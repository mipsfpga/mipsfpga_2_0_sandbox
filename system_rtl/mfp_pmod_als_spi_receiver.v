==> flow/design.v <==
module mfp_pmod_als_spi_receiver
(
    input             clock,
    input             reset_n,
    output            cs,
    output            sck,
    input             sdo,
    output reg [15:0] value
);
    reg [21:0] cnt;
    reg [15:0] shift;
    always @ (posedge clock or negedge reset_n)
    begin       
        if (! reset_n)
            cnt <= 22'b100;
        else
            cnt <= cnt + 22'b1;
    end
    assign sck = ~ cnt [3];
    assign cs  =   cnt [8];
    wire sample_bit = ( cs == 1'b0 && cnt [3:0] == 4'b1111 );
    wire value_done = ( cnt [21:0] == 22'b0 );
    always @ (posedge clock or negedge reset_n)
    begin       
        if (! reset_n)
        begin       
            shift <= 16'h0000;
            value <= 16'h0000;
        end
        else if (sample_bit)
        begin       
            shift <= (shift << 1) | sdo;
        end
        else if (value_done)
        begin       
            value <= shift;
        end
    end
endmodule
### Step by step through the tools: mfp_pmod_als_spi_receiver

What the tools print for mfp_pmod_als_spi_receiver, step after step.
Line numbers count from 1 in the design file above.
Operators: Yosys type, input widths -> output width; for muxes data width and select width s.
Cell names lack the library's common part.
The mark -- stands for no value.

| design | value |
|---|---|
| design top | mfp_pmod_als_spi_receiver |
| clock port | clock |
| standard-cell library | sky130hd |
| timing corner | tt_025C_1v80 |

### Word-level counts

Yosys after proc, flatten, opt, wreduce and memory -nomap, before mapping. Enables and synchronous resets that opt folds into registers are not counted as muxes. Memory bits, and registers merged into a memory's read port (data or address), are not among the register bits. Print and check cells are not counted. Equal cells are merged and count once.

| cells by class | value |
|---|---|
| bitwise operators | 4 |
| add/subtract/negate cells | 1 |
| eq/ne operators | 1 |
| reductions and logical operators | 3 |

Operator list:

| kind | count |
|---|---|
| $add 22x1->22 const B | 1 |
| $logic_not 22->1 | 1 |
| $or 16x1->16 | 1 |
| $eq 4x4->1 const B | 1 |
| $not 1->1 | 3 |
| $reduce_and 2->1 | 1 |
| $logic_and 1x1->1 | 1 |

| bit counts | value |
|---|---|
| output and inout port bits | 18 |
| register bits after elaboration | 54 |
| word-level cells | 12 |

### Depth

Depth = most cells in a row (Yosys ltp): at word level without a register or memory, in the mapped netlist without a sequential cell, where the memories' decode and read muxes count.

| depth | value |
|---|---|
| depth in word-level cells | 4 |
| ABC_AREA | 0 |
| mapped depth | 7 |

### Synthesis result

Source: synth_stat.txt of the flow (Yosys; design flattened, memories mapped). It holds for the ABC_AREA given above (unset counts as 0); a run with the other value may have another netlist.

| mapped netlist | value |
|---|---|
| cell count | 157 |
| chip area (Yosys) | 2195.9 um^2 |
| flip-flop cells | 54 |
| sequential area | 1352.5 um^2 |

Cell types:

| cell type | count |
|---|---|
| dfrtp_1 | 53 |
| mux2_2 | 32 |
| xnor2_1 | 11 |
| xor2_1 | 9 |
| nand3_1 | 9 |
| nor4_1 | 7 |
| nand4_1 | 6 |
| dfstp_2 | 1 |
| ha_1 | 2 |
| nand2_1 | 6 |
| nor4_4 | 1 |
| inv_1 | 4 |
| buf_6 | 1 |
| nor2_1 | 3 |
| or4_4 | 1 |
| and4_2 | 1 |
| buf_2 | 2 |
| nor3_1 | 2 |

Not listed: further types 6, cells in them 6.

### Path before layout

Source: OpenSTA report_checks on the synthesized netlist (no wires, ideal clock, input and output delay 20% of the period each), path of least setup slack; recovery checks are left aside. Register names are those of the netlist, which keeps one name where synthesis merged equal registers.

| timing post-synthesis | value |
|---|---|
| path type | reg-to-reg |
| from | reg cnt[17] |
| to | reg value[10] |
| delay of the path | 1.979 ns |
| data required time | 2.055 ns |
| clock period | 2.18 ns |
| path buffers | 1 |
| arrival time | 1.854 ns |
| setup slack | 0.201 ns |
| stages | 5 |
| synthesis period reached | 1.979 ns |

"delay of the path" = arrival - input delay + setup time.
"stages" counts driving pins, that of a launching flip-flop among them; a cell with two outputs on the path counts twice.
"synthesis period reached" = period - worst setup slack (recovery checks aside). The figure is calculated, with input and output delays left at 20% of the set period.
Between the ends stands the longest chain of elaborated cells between them, by number of cells; it is not shown to be the way that was timed. Of several equally long chains one is given.
Each line given opens the expression or statement behind the cell; cells for indexed reads and writes are added by Yosys, which also makes memories of some case tables.

| on the way, post-synthesis | value |
|---|---|
| cell sequence | dfrtp_1 -> or4_4 -> nor4_4 -> buf_6 -> mux2_2 |
| length of the longest elaborated chain | 2 |

Ends and longest elaborated chain, post-synthesis:

| element | line | RTL |
|---|---|---|
| from (decl) | 10 | `reg [21:0] cnt;` |
| from (assign) | 15 | `cnt <= 22'b100;` |
| from (assign) | 17 | `cnt <= cnt + 22'b1;` |
| $logic_not 22->1 | 22 | `wire value_done = ( cnt [21:0] == 22'b0 );` |
| $reduce_and 2->1 | -- |  |
| to (assign) | 28 | `value <= 16'h0000;` |
| to (assign) | 36 | `value <= shift;` |
| to (decl) | 8 | `output reg [15:0] value` |

### Timing after layout

Path of least setup slack in the final report of run 1 (OpenROAD, finished layout, wires in). Where an end is a register, its clock arrival counts in the times.

| timing post-layout | value |
|---|---|
| path type | reg-to-output |
| from | reg cnt[8] |
| to | out cs |
| path buffers | 1 |
| setup slack | 1.34 ns |
| arrival time | 1.37 ns |
| stages | 2 |
| clock period | 3.39 ns |
| output delay | 0.68 ns |
| data required time | 2.71 ns |

| on the way, post-layout | value |
|---|---|
| cell sequence | dfrtp_1 -> clkdlybuf4s50_1 |
| length of the longest elaborated chain | 0 |

Ends and longest elaborated chain, post-layout:

| element | line | RTL |
|---|---|---|
| from (decl) | 10 | `reg [21:0] cnt;` |
| from (assign) | 15 | `cnt <= 22'b100;` |
| from (assign) | 17 | `cnt <= cnt + 22'b1;` |
| to (decl) | 5 | `output            cs,` |

==> runs of mfp_pmod_als_spi_receiver <==
Below are 2 stored runs of the flow (Yosys, OpenROAD; platform sky130hd) on mfp_pmod_als_spi_receiver, each with its settings and what was measured, unordered. Constraints: input delay and output delay 20% of the set period each, output load 0.01 pF.
"clock period reached" means the clock period less the worst setup slack. The figure is calculated, with input and output delays left at 20% of the set period.
"power consumption" is the tool's figure for a default switching activity; nothing was simulated.

## Run 1

==> flow/run.sh <==
#!/bin/bash
# the make line also repeats the synthesis and layout settings of config.mk as NAME=value (left out here)
make -C /OpenROAD-flow-scripts/flow DESIGN_CONFIG=/design/flow/config.mk WORK_HOME=/design/flow/orfs CLKGATE_MAP_FILE= finish
==> flow/config.mk <==
export PLATFORM = sky130hd
export DESIGN_NAME = mfp_pmod_als_spi_receiver
export DESIGN_NICKNAME = mfp_pmod_als_spi_receiver
export VERILOG_FILES = /design/flow/design.v
export SDC_FILE = /design/flow/constraint.sdc
export NUM_CORES = 4
export LEC_CHECK = 0
export CAP_MARGIN = 20
export CORE_ASPECT_RATIO = 1.36
export CORE_MARGIN = 2
export CORE_UTILIZATION = 69
export CTS_CLUSTER_SIZE = 18
export HOLD_SLACK_MARGIN = -0.06
export SLEW_MARGIN = 5
export TNS_END_PERCENT = 85
==> flow/constraint.sdc <==
create_clock -name core_clock -period 3.39 [get_ports {clock}]
set_input_delay 0.6780 -clock core_clock [delete_from_list [all_inputs] [get_ports {clock}]]
set_output_delay 0.6780 -clock core_clock [all_outputs]
set_load 0.01 [all_outputs]

| result of run 1 | value |
|---|---|
| clock period reached | 2.050 ns |
| utilization after routing | 84.6% |
| standard-cell area after layout | 2531.2 um^2 |
| area inside the die boundary | 3655.0 um^2 |
| power consumption | 1.038 mW |
| lowest setup slack | 1.340 ns |
| post-synthesis cell area | 2195.9 um^2 |

## Run 2

==> flow/run.sh <==
#!/bin/bash
# the make line also repeats the synthesis and layout settings of config.mk as NAME=value (left out here)
make -C /OpenROAD-flow-scripts/flow DESIGN_CONFIG=/design/flow/config.mk WORK_HOME=/design/flow/orfs CLKGATE_MAP_FILE= finish
==> flow/config.mk <==
export PLATFORM = sky130hd
export DESIGN_NAME = mfp_pmod_als_spi_receiver
export DESIGN_NICKNAME = mfp_pmod_als_spi_receiver
export VERILOG_FILES = /design/flow/design.v
export SDC_FILE = /design/flow/constraint.sdc
export NUM_CORES = 4
export LEC_CHECK = 0
export CAP_MARGIN = 15
export CELL_PAD_IN_SITES_DETAIL_PLACEMENT = 2
export CELL_PAD_IN_SITES_GLOBAL_PLACEMENT = 2
export CORE_MARGIN = 8
export CORE_UTILIZATION = 17
export CTS_CLUSTER_DIAMETER = 93
export CTS_CLUSTER_SIZE = 83
export MIN_ROUTING_LAYER = met1
export PLACE_DENSITY_LB_ADDON = 0.28
export SLEW_MARGIN = 20
==> flow/constraint.sdc <==
create_clock -name core_clock -period 2.14 [get_ports {clock}]
set_input_delay 0.4280 -clock core_clock [delete_from_list [all_inputs] [get_ports {clock}]]
set_output_delay 0.4280 -clock core_clock [all_outputs]
set_load 0.01 [all_outputs]

| result of run 2 | value |
|---|---|
| clock period reached | 1.920 ns |
| utilization after routing | 22.3% |
| standard-cell area after layout | 2817.7 um^2 |
| area inside the die boundary | 16809.1 um^2 |
| power consumption | 2.028 mW |
| lowest setup slack | 0.220 ns |
| post-synthesis cell area | 2195.9 um^2 |
