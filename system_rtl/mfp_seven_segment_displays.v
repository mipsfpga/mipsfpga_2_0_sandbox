==> flow/design.v <==
module mfp_single_digit_seven_segment_display
(
    input      [3:0] digit,
    output reg [6:0] seven_segments
);
    always @*
        case (digit)
        'h0: seven_segments = 'b1000000;   
        'h1: seven_segments = 'b1111001;
        'h2: seven_segments = 'b0100100;   
        'h3: seven_segments = 'b0110000;   
        'h4: seven_segments = 'b0011001;   
        'h5: seven_segments = 'b0010010;   
        'h6: seven_segments = 'b0000010;   
        'h7: seven_segments = 'b1111000;   
        'h8: seven_segments = 'b0000000;   
        'h9: seven_segments = 'b0011000;   
        'ha: seven_segments = 'b0001000;   
        'hb: seven_segments = 'b0000011;
        'hc: seven_segments = 'b1000110;
        'hd: seven_segments = 'b0100001;
        'he: seven_segments = 'b0000110;
        'hf: seven_segments = 'b0001110;
        endcase
endmodule
module mfp_multi_digit_display
(
    input             clock,
    input             resetn,
    input      [31:0] number,
    output reg [ 6:0] seven_segments,
    output reg        dot,
    output reg [ 7:0] anodes
);
    function [6:0] bcd_to_seg (input [3:0] bcd);
        case (bcd)
        'h0: bcd_to_seg = 'b1000000;   
        'h1: bcd_to_seg = 'b1111001;
        'h2: bcd_to_seg = 'b0100100;   
        'h3: bcd_to_seg = 'b0110000;   
        'h4: bcd_to_seg = 'b0011001;   
        'h5: bcd_to_seg = 'b0010010;   
        'h6: bcd_to_seg = 'b0000010;   
        'h7: bcd_to_seg = 'b1111000;   
        'h8: bcd_to_seg = 'b0000000;   
        'h9: bcd_to_seg = 'b0011000;   
        'ha: bcd_to_seg = 'b0001000;   
        'hb: bcd_to_seg = 'b0000011;
        'hc: bcd_to_seg = 'b1000110;
        'hd: bcd_to_seg = 'b0100001;
        'he: bcd_to_seg = 'b0000110;
        'hf: bcd_to_seg = 'b0001110;
        endcase
    endfunction
    reg [2:0] i;
    always @ (posedge clock or negedge resetn)
    begin
        if (! resetn)
        begin
            seven_segments <=   bcd_to_seg (0);
            dot            <= ~ 0;
            anodes         <= ~ 8'b00000001;
            i <= 0;
        end
        else
        begin
            seven_segments <=   bcd_to_seg (number [i * 4 +: 4]);
            dot            <= ~ 0;
            anodes         <= ~ (1 << i);
            i <= i + 1;
        end
    end
endmodule
From RTL to reports: mfp_multi_digit_display
The steps from the RTL of mfp_multi_digit_display to its reports follow in flow order.
Lines are those of the file above, counted from 1.
Operators: Yosys type, input widths -> output width; for muxes data width and select width s.
Cell names lack the library's common part.
Not given: n/a

design
  design top = mfp_multi_digit_display
  clock input = clock
  library = sky130hd
  timing corner = tt_025C_1v80

After elaboration
Counts by Yosys on the flattened word-level netlist (proc, flatten, opt, wreduce; memories kept). Register bits leave out memories and registers merged into their read ports (data or address); mux counts leave out enables and synchronous resets folded into registers. Print and check cells are left out. Cells with the same type and inputs are merged into one.
Memory sizes are those after Yosys's memory passes, which may raise the word count (mostly to a power of two), join words into wider ones and drop unused or constant bits.

storage and ports
  bits in registers = 11
  ROM bits = 112
  clocked read ports x word width = 7
  memories = 1
  input port bits = 34
  output and inout bits = 16
  word-level cells = 8

memory list
  memory           depth  width  read ports  wr ports  RTL line  text
  (no name shown)  16     7      1           0         36        case (bcd)

operators by class
  add/sub/neg operators = 1
  shift operators = 2
  bitwise operators = 1
  reductions and logical operators = 1

operators with widths
  kind                 number
  $shiftx 32x6->4      1
  $shl 2x3->8 const A  1
  $not 8->8            1
  $add 3x1->3 const B  1
  $logic_not 1->1      1

Logic depth
Depth = most cells in a row (Yosys ltp): at word level without a register or memory, in the mapped netlist without a sequential cell, where the memories' decode and read muxes count.

depth
  word-level depth = 2
  ABC_AREA = 0
  gate-level depth with buffers = 8
  mapped depth without buffers = 7

Mapped cells and area
Yosys stat after the flow's synthesis: flattened, memories mapped to cells. It holds for the ABC_AREA given above (unset counts as 0); a run with the other value may have another netlist.

cells by type
  cell      number  total area (um2)
  dfrtp_1   10      250.24
  dfstp_2   8       210.202
  ha_1      11      137.632
  mux4_1    4       105.101
  mux4_2    4       90.086
  mux2i_4   2       45.043
  mux2_2    3       33.782
  inv_1     8       30.029
  nand2_1   7       26.275
  a32o_1    2       20.019
  mux2i_1   2       20.019
  mux2_4    1       15.014
  mux2i_2   1       13.763
  nand2b_1  2       12.512
  buf_6     1       11.261
  nand3_1   2       10.01
  nor3_1    2       10.01
  o211a_1   1       10.01

Other cell types: 11; their cells: 13.

synthesis totals
  cell count = 84
  cell area after synthesis = 1129.8 um2
  sequential area = 460.4 um2
  mapped flip-flops = 18
  buffers = 3

Path before layout
Source: OpenSTA report_checks on the synthesized netlist (no wires, ideal clock, input and output delay 20% of the period each), path of least setup slack; recovery checks are left aside. Register names are those of the netlist, which keeps one name where synthesis merged equal registers.

path after synthesis
  path type = register to register
  start point = reg i[0]
  end point = reg seven_segments[5]
  period = 2.27 ns
  arrival time = 2.104 ns
  data required time = 2.148 ns
  path slack = 0.044 ns
  delay of the path = 2.226 ns
  stages = 8
  synthesis period reached = 2.226 ns

"delay of the path" = arrival - input delay + setup time.
"stages": output pins that drive a net of the path, with the launching flip-flop's if there is one; two outputs of one cell count as two.
"synthesis period reached" is the clock period less the worst setup slack; recovery checks do not enter. This is arithmetic on one report: input and output delays are still those of the set period (20% each).
Between the ends stands the longest chain of elaborated cells between them, by number of cells; it is not shown to be the way that was timed. Of several equally long chains one is given.
A line is the first line of the expression or statement that the cell stems from. Yosys adds cells for indexed reads and writes and turns some case tables into memories.

on the way, after synthesis
  path through = dfrtp_1 -> buf_6 -> mux4_1 -> mux2i_1 -> inv_1 -> ha_1 -> nand2b_1 -> a32o_1
  cells in the longest elaborated chain = 1

ends and longest elaborated chain, after synthesis
  item             RTL line  text
  from (decl)      55        reg [2:0] i;
  from (assign)    63        i <= 0;
  from (assign)    70        i <= i + 1;
  $shiftx 32x6->4  67        seven_segments <=   bcd_to_seg (number [i * 4 +: 4]);
  to (decl)        31        output reg [ 6:0] seven_segments,

Path in the finished layout
From the final timing report of job 1: the path of least setup slack in the routed layout; clock arrival at registers is part of the times.

path post-layout
  path type = register to register
  start point = reg i[0]
  end point = reg seven_segments[3]
  period = 1.66 ns
  arrival time = 2.31 ns
  data required time = 1.83 ns
  path slack = -0.47 ns
  stages = 7

Between the ends stands the longest chain of elaborated cells between them, by number of cells; it is not shown to be the way that was timed. Of several equally long chains one is given.

on the way, post-layout
  path through = dfrtp_1 -> buf_6 -> mux4_2 -> mux2i_4 -> ha_1 -> a211o_1 -> o211a_1
  cells in the longest elaborated chain = 1

ends and longest elaborated chain, post-layout
  item             RTL line  text
  from (decl)      55        reg [2:0] i;
  from (assign)    63        i <= 0;
  from (assign)    70        i <= i + 1;
  $shiftx 32x6->4  67        seven_segments <=   bcd_to_seg (number [i * 4 +: 4]);
  to (decl)        31        output reg [ 6:0] seven_segments,

Module mfp_multi_digit_display, platform sky130hd: 2 stored runs of the flow (Yosys, OpenROAD) with differing settings, in no particular order. Input and output delays are each 20% of the period that was set; the output load is 0.01 pF.
"clock period reached": clock period set for the run, less the worst setup slack. It is reckoned from that one timing run; input and output delays stay at 20% of the period that was set.
"critical setup path time" is the time allowed to the run's worst setup path (the clock period less input and output delay, where it has them) less its slack. Clock arrival times count: a late capture clock shortens it, a late launch clock lengthens it.
"total design power": no workload was simulated; the value follows from the tool's default switching activity.
Among the settings, -- means not set for that run.

item                                                     job 1                 job 2
period_ns                                                1.66                  3.02
CORE_UTILIZATION                                         44                    18
PLACE_DENSITY_LB_ADDON                                   0.15                  0.26
HOLD_SLACK_MARGIN                                        0.25                  0.03
GPL_TIMING_DRIVEN                                        0                     --
CTS_CLUSTER_SIZE                                         58                    --
CAP_MARGIN                                               35                    20
MIN_ROUTING_LAYER                                        met1                  met2
CORE_MARGIN                                              2                     2
SLEW_MARGIN                                              20                    20
TNS_END_PERCENT                                          --                    45
MAX_ROUTING_LAYER                                        --                    met4
chip area in the Yosys report (um2)                      1129.8                1129.8
overall die area (um2)                                   2989.4                6926.4
area of the standard cells in the finished layout (um2)  1808.0                1742.9
post-layout utilization                                  0.736                 0.291
lowest setup slack (ns)                                  -0.473                0.510
setup TNS (ns)                                           -2.926                0.000
total design power (mW)                                  0.9309                0.5651
clock period reached (ns)                                2.133                 2.510
critical setup path time (ns)                            2.13                  2.51
worst path kind                                          register to register  register to register
