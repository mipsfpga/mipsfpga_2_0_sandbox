==> flow/design.v <==
module mfp_clock_divider
(
    input      clki,
    input      sel_lo,
    input      sel_mid,
    output reg clko
);
    parameter DIV_POW_FASTEST = 1;
    parameter DIV_POW_SLOWEST = 26;
    reg [DIV_POW_SLOWEST - 1: 0] counter;
    always @ (posedge clki)
        counter <= counter + 1'b1;
    always @ (posedge clki)
	clko <= sel_lo  ? counter [DIV_POW_SLOWEST - 1] : 
                sel_mid ? counter [DIV_POW_SLOWEST - 5] :
                          counter [DIV_POW_FASTEST - 1] ;
endmodule
module mfp_clock_divider_100_MHz_to_25_MHz_12_Hz_0_75_Hz
(
    input  clki,
    input  sel_lo,
    input  sel_mid,
    output clko
);
    mfp_clock_divider # (.DIV_POW_FASTEST (2), .DIV_POW_SLOWEST (27))
    mfp_clock_divider (clki, sel_lo, sel_mid, clko);
endmodule
module mfp_clock_divider_50_MHz_to_25_MHz_12_Hz_0_75_Hz
(
    input  clki,
    input  sel_lo,
    input  sel_mid,
    output clko
);
    mfp_clock_divider # (.DIV_POW_FASTEST (1), .DIV_POW_SLOWEST (26))
    mfp_clock_divider (clki, sel_lo, sel_mid, clko);
endmodule
module mfp_clock_divider_100_MHz_to_763_Hz
(
    input  clki,
    output clko
);
    mfp_clock_divider
    # (.DIV_POW_SLOWEST (17))
    mfp_clock_divider
    (
        .clki    ( clki ),
        .sel_lo  ( 1'b1 ),
        .sel_mid ( 1'b0 ),
        .clko    ( clko )
    );
endmodule
* Step by step through the tools: mfp_clock_divider_100_MHz_to_25_MHz_12_Hz_0_75_Hz
The steps from the RTL of mfp_clock_divider_100_MHz_to_25_MHz_12_Hz_0_75_Hz to its reports follow in flow order. Lines are those of the file above, counted from 1. Cell names lack the library's common part. Not given: -
Inputs: top module mfp_clock_divider_100_MHz_to_25_MHz_12_Hz_0_75_Hz, clock input clki, cell library sky130hd, corner tt_025C_1v80

* After elaboration
Source: Yosys, flattened and elaborated, memories not mapped. Widths are those after wreduce; folded enables and synchronous resets count as part of the registers. Registers that Yosys merges into a memory's read port (data or address) are not register bits. Print and check cells do not count. Equal cells are merged and count once.
Bit counts: register bits 28, output and inout port bits 1, cells after elaboration 5
Cells by class: multiplexer cells 2, add/sub/neg operators 1
Operator list (number):
- 27-bit by 1-bit adder with 27-bit output with constant B | 1
- 1-bit 2-to-1 mux | 2

* Logic depth
Depth = most cells in a row (Yosys ltp): at word level without a register or memory, in the mapped netlist without a sequential cell, where the memories' decode and read muxes count.
Logic depth: depth after elaboration 2, ABC_AREA 0, depth in mapped cells 5, mapped depth without buffers 5

* After synthesis
The flow's flattened synthesis, as Yosys stat reports it; memories are mapped. The netlist is that of the ABC_AREA named above (0 if unset); the other value can give another one.
Synthesis totals: buffer cells 1, mapped flip-flops 28, chip area (Yosys) 1102.3 µm², sequential part of the area 560.5 µm², standard cells after synthesis 105
Cells by type (number):
- dfxtp_1 | 28
- xnor2_1 | 19
- nand4_1 | 9
- xor2_1 | 6
- nand2_1 | 10
- nand3_1 | 6
- nor2_1 | 6
- nor4_4 | 1
- and3_1 | 3
- nand3_4 | 1
- nor3_4 | 1
- inv_1 | 4
- and2_1 | 2
- ha_1 | 1
- nand4_2 | 1
- mux2i_1 | 1
- nor3_2 | 1
- and4_1 | 1
Other cell types: 4; their cells: 4. By module: a second synthesis without flattening, with its own total; a netlist apart from the flattened one above.
Second synthesis, totals: cell total of the unflattened synthesis 98, area total of the unflattened synthesis 1098.6 µm²
Each row is one instance without its submodules.
Modules:
- mfp_clock_divider | cells 98, area 1098.6 µm², instances 1
- mfp_clock_divider_100_MHz_to_25_MHz_12_Hz_0_75_Hz | cells 0, area 0.0 µm², instances 1

* Timing after synthesis
OpenSTA on the mapped netlist: ideal clock, no wires. The path of least setup slack (recovery checks aside). Input and output delay are each 20% of the period. Register names are those of the netlist, which keeps one name where synthesis merged equal registers.
Timing after synthesis: path type register -> register, from reg mfp_clock_divider.counter[0], to reg mfp_clock_divider.counter[22], data arrival time 1.342 ns, delay of the path 1.461 ns, data required time 2.631 ns, library setup time 0.119 ns, clock period 2.75 ns, stages 6, setup slack 1.289 ns, period reached after synthesis 1.461 ns
"delay of the path" = arrival - input delay + setup time. "stages" counts driving pins, that of a launching flip-flop among them; a cell with two outputs on the path counts twice. "period reached after synthesis" = period - worst setup slack (recovery checks aside). The figure is calculated, with input and output delays left at 20% of the set period. Between the ends stands the longest chain of elaborated cells between them, by number of cells; it is not shown to be the way that was timed. Of several equally long chains one is given. A line is the first line of the expression or statement that the cell stems from. Yosys adds cells for indexed reads and writes and turns some case tables into memories.
On the way, after synthesis: path through dfxtp_1 ha_1 nand4_1 nor3_2 nand4_1 xnor2_1, cells in the longest elaborated chain 1, elaborated cells between the ends (all ways) 1, RTL lines with such cells 1, classes of those cells add/sub (1)
RTL lines, path after synthesis:
- start: declaration | RTL line 10 | reg [DIV_POW_SLOWEST - 1: 0] counter;
- start: assignment | RTL line 12 | counter <= counter + 1'b1;
- 27-bit by 1-bit adder with 27-bit output | RTL line 12
- end: assignment | RTL line 12
- end: declaration | RTL line 10

* Path in the finished layout
Path of least setup slack in the final report of run 1 (OpenROAD, finished layout, wires in). Where an end is a register, its clock arrival counts in the times.
Timing post-layout: path type register -> register, from reg mfp_clock_divider.counter[10], to reg mfp_clock_divider.counter[21], data required time 1.73 ns, setup slack 0.12 ns, data arrival time 1.61 ns, clock period 1.49 ns, library setup time 0.09 ns, stages 5
Between the ends stands the longest chain of elaborated cells between them, by number of cells; it is not shown to be the way that was timed. Of several equally long chains one is given.
On the way, post-layout: path through dfxtp_1 nand4_2 nor3_4 nand4_1 xnor2_1, cells in the longest elaborated chain 1, elaborated cells between the ends (all ways) 1, RTL lines with such cells 1, classes of those cells add/sub (1)
RTL lines, path post-layout:
- start: declaration | RTL line 10 | reg [DIV_POW_SLOWEST - 1: 0] counter;
- start: assignment | RTL line 12 | counter <= counter + 1'b1;
- 27-bit by 1-bit adder with 27-bit output | RTL line 12
- end: assignment | RTL line 12
- end: declaration | RTL line 10

Lab notebook: mfp_clock_divider_100_MHz_to_25_MHz_12_Hz_0_75_Hz

2 stored runs of mfp_clock_divider_100_MHz_to_25_MHz_12_Hz_0_75_Hz in the flow (synthesis by Yosys, layout by OpenROAD, sky130hd cells), in arbitrary order. Constraints: input delay and output delay 20% of the set period each, output load 0.01 pF.
"clock period reached" means the clock period less the worst setup slack. The figure is calculated, with input and output delays left at 20% of the set period.
"total design power": no workload was simulated; the value follows from the tool's default switching activity.

[run 1] flow files
==> flow/run.sh <==
#!/bin/bash
# the make line also repeats the synthesis and layout settings of config.mk as NAME=value (left out here)
make -C /OpenROAD-flow-scripts/flow DESIGN_CONFIG=/design/flow/config.mk WORK_HOME=/design/flow/orfs CLKGATE_MAP_FILE= finish
==> flow/config.mk <==
export PLATFORM = sky130hd
export DESIGN_NAME = mfp_clock_divider_100_MHz_to_25_MHz_12_Hz_0_75_Hz
export DESIGN_NICKNAME = mfp_clock_divider_100_MHz_to_25_MHz_12_Hz_0_75_Hz
export VERILOG_FILES = /design/flow/design.v
export SDC_FILE = /design/flow/constraint.sdc
export NUM_CORES = 4
export LEC_CHECK = 0
export CAP_MARGIN = 20
export CORE_MARGIN = 2
export CORE_UTILIZATION = 40
export SETUP_SLACK_MARGIN = -0.01
export SLEW_MARGIN = 20
==> flow/constraint.sdc <==
create_clock -name core_clock -period 1.49 [get_ports {clki}]
set_input_delay 0.2980 -clock core_clock [delete_from_list [all_inputs] [get_ports {clki}]]
set_output_delay 0.2980 -clock core_clock [all_outputs]
set_load 0.01 [all_outputs]

[run 1] result: utilization in the final report 46.8 %; clock period reached 1.373 ns; setup TNS 0.000 ns; total design power 1,122 µW; area of the synthesized netlist 1,102.3 µm²; area of the die 3,191.7 µm²; smallest setup slack 0.117 ns; standard-cell area after layout 1,257.5 µm²

[run 2] flow files
==> flow/run.sh <==
#!/bin/bash
# the make line also repeats the synthesis and layout settings of config.mk as NAME=value (left out here)
make -C /OpenROAD-flow-scripts/flow DESIGN_CONFIG=/design/flow/config.mk WORK_HOME=/design/flow/orfs CLKGATE_MAP_FILE= finish
==> flow/config.mk <==
export PLATFORM = sky130hd
export DESIGN_NAME = mfp_clock_divider_100_MHz_to_25_MHz_12_Hz_0_75_Hz
export DESIGN_NICKNAME = mfp_clock_divider_100_MHz_to_25_MHz_12_Hz_0_75_Hz
export VERILOG_FILES = /design/flow/design.v
export SDC_FILE = /design/flow/constraint.sdc
export NUM_CORES = 4
export LEC_CHECK = 0
export ABC_AREA = 1
export CAP_MARGIN = 20
export CELL_PAD_IN_SITES_GLOBAL_PLACEMENT = 3
export CORE_MARGIN = 2
export CORE_UTILIZATION = 63
export CTS_CLUSTER_SIZE = 57
export GPL_ROUTABILITY_DRIVEN = 0
export GPL_TIMING_DRIVEN = 1
export MAX_ROUTING_LAYER = met5
export MIN_ROUTING_LAYER = met1
export PLACE_DENSITY_LB_ADDON = 0.16
export SETUP_SLACK_MARGIN = -0.02
export SLEW_MARGIN = 25
export TNS_END_PERCENT = 75
==> flow/constraint.sdc <==
create_clock -name core_clock -period 1.26 [get_ports {clki}]
set_input_delay 0.2520 -clock core_clock [delete_from_list [all_inputs] [get_ports {clki}]]
set_output_delay 0.2520 -clock core_clock [all_outputs]
set_load 0.01 [all_outputs]

[run 2] result: did not finish, placement stopped with FLW-0024
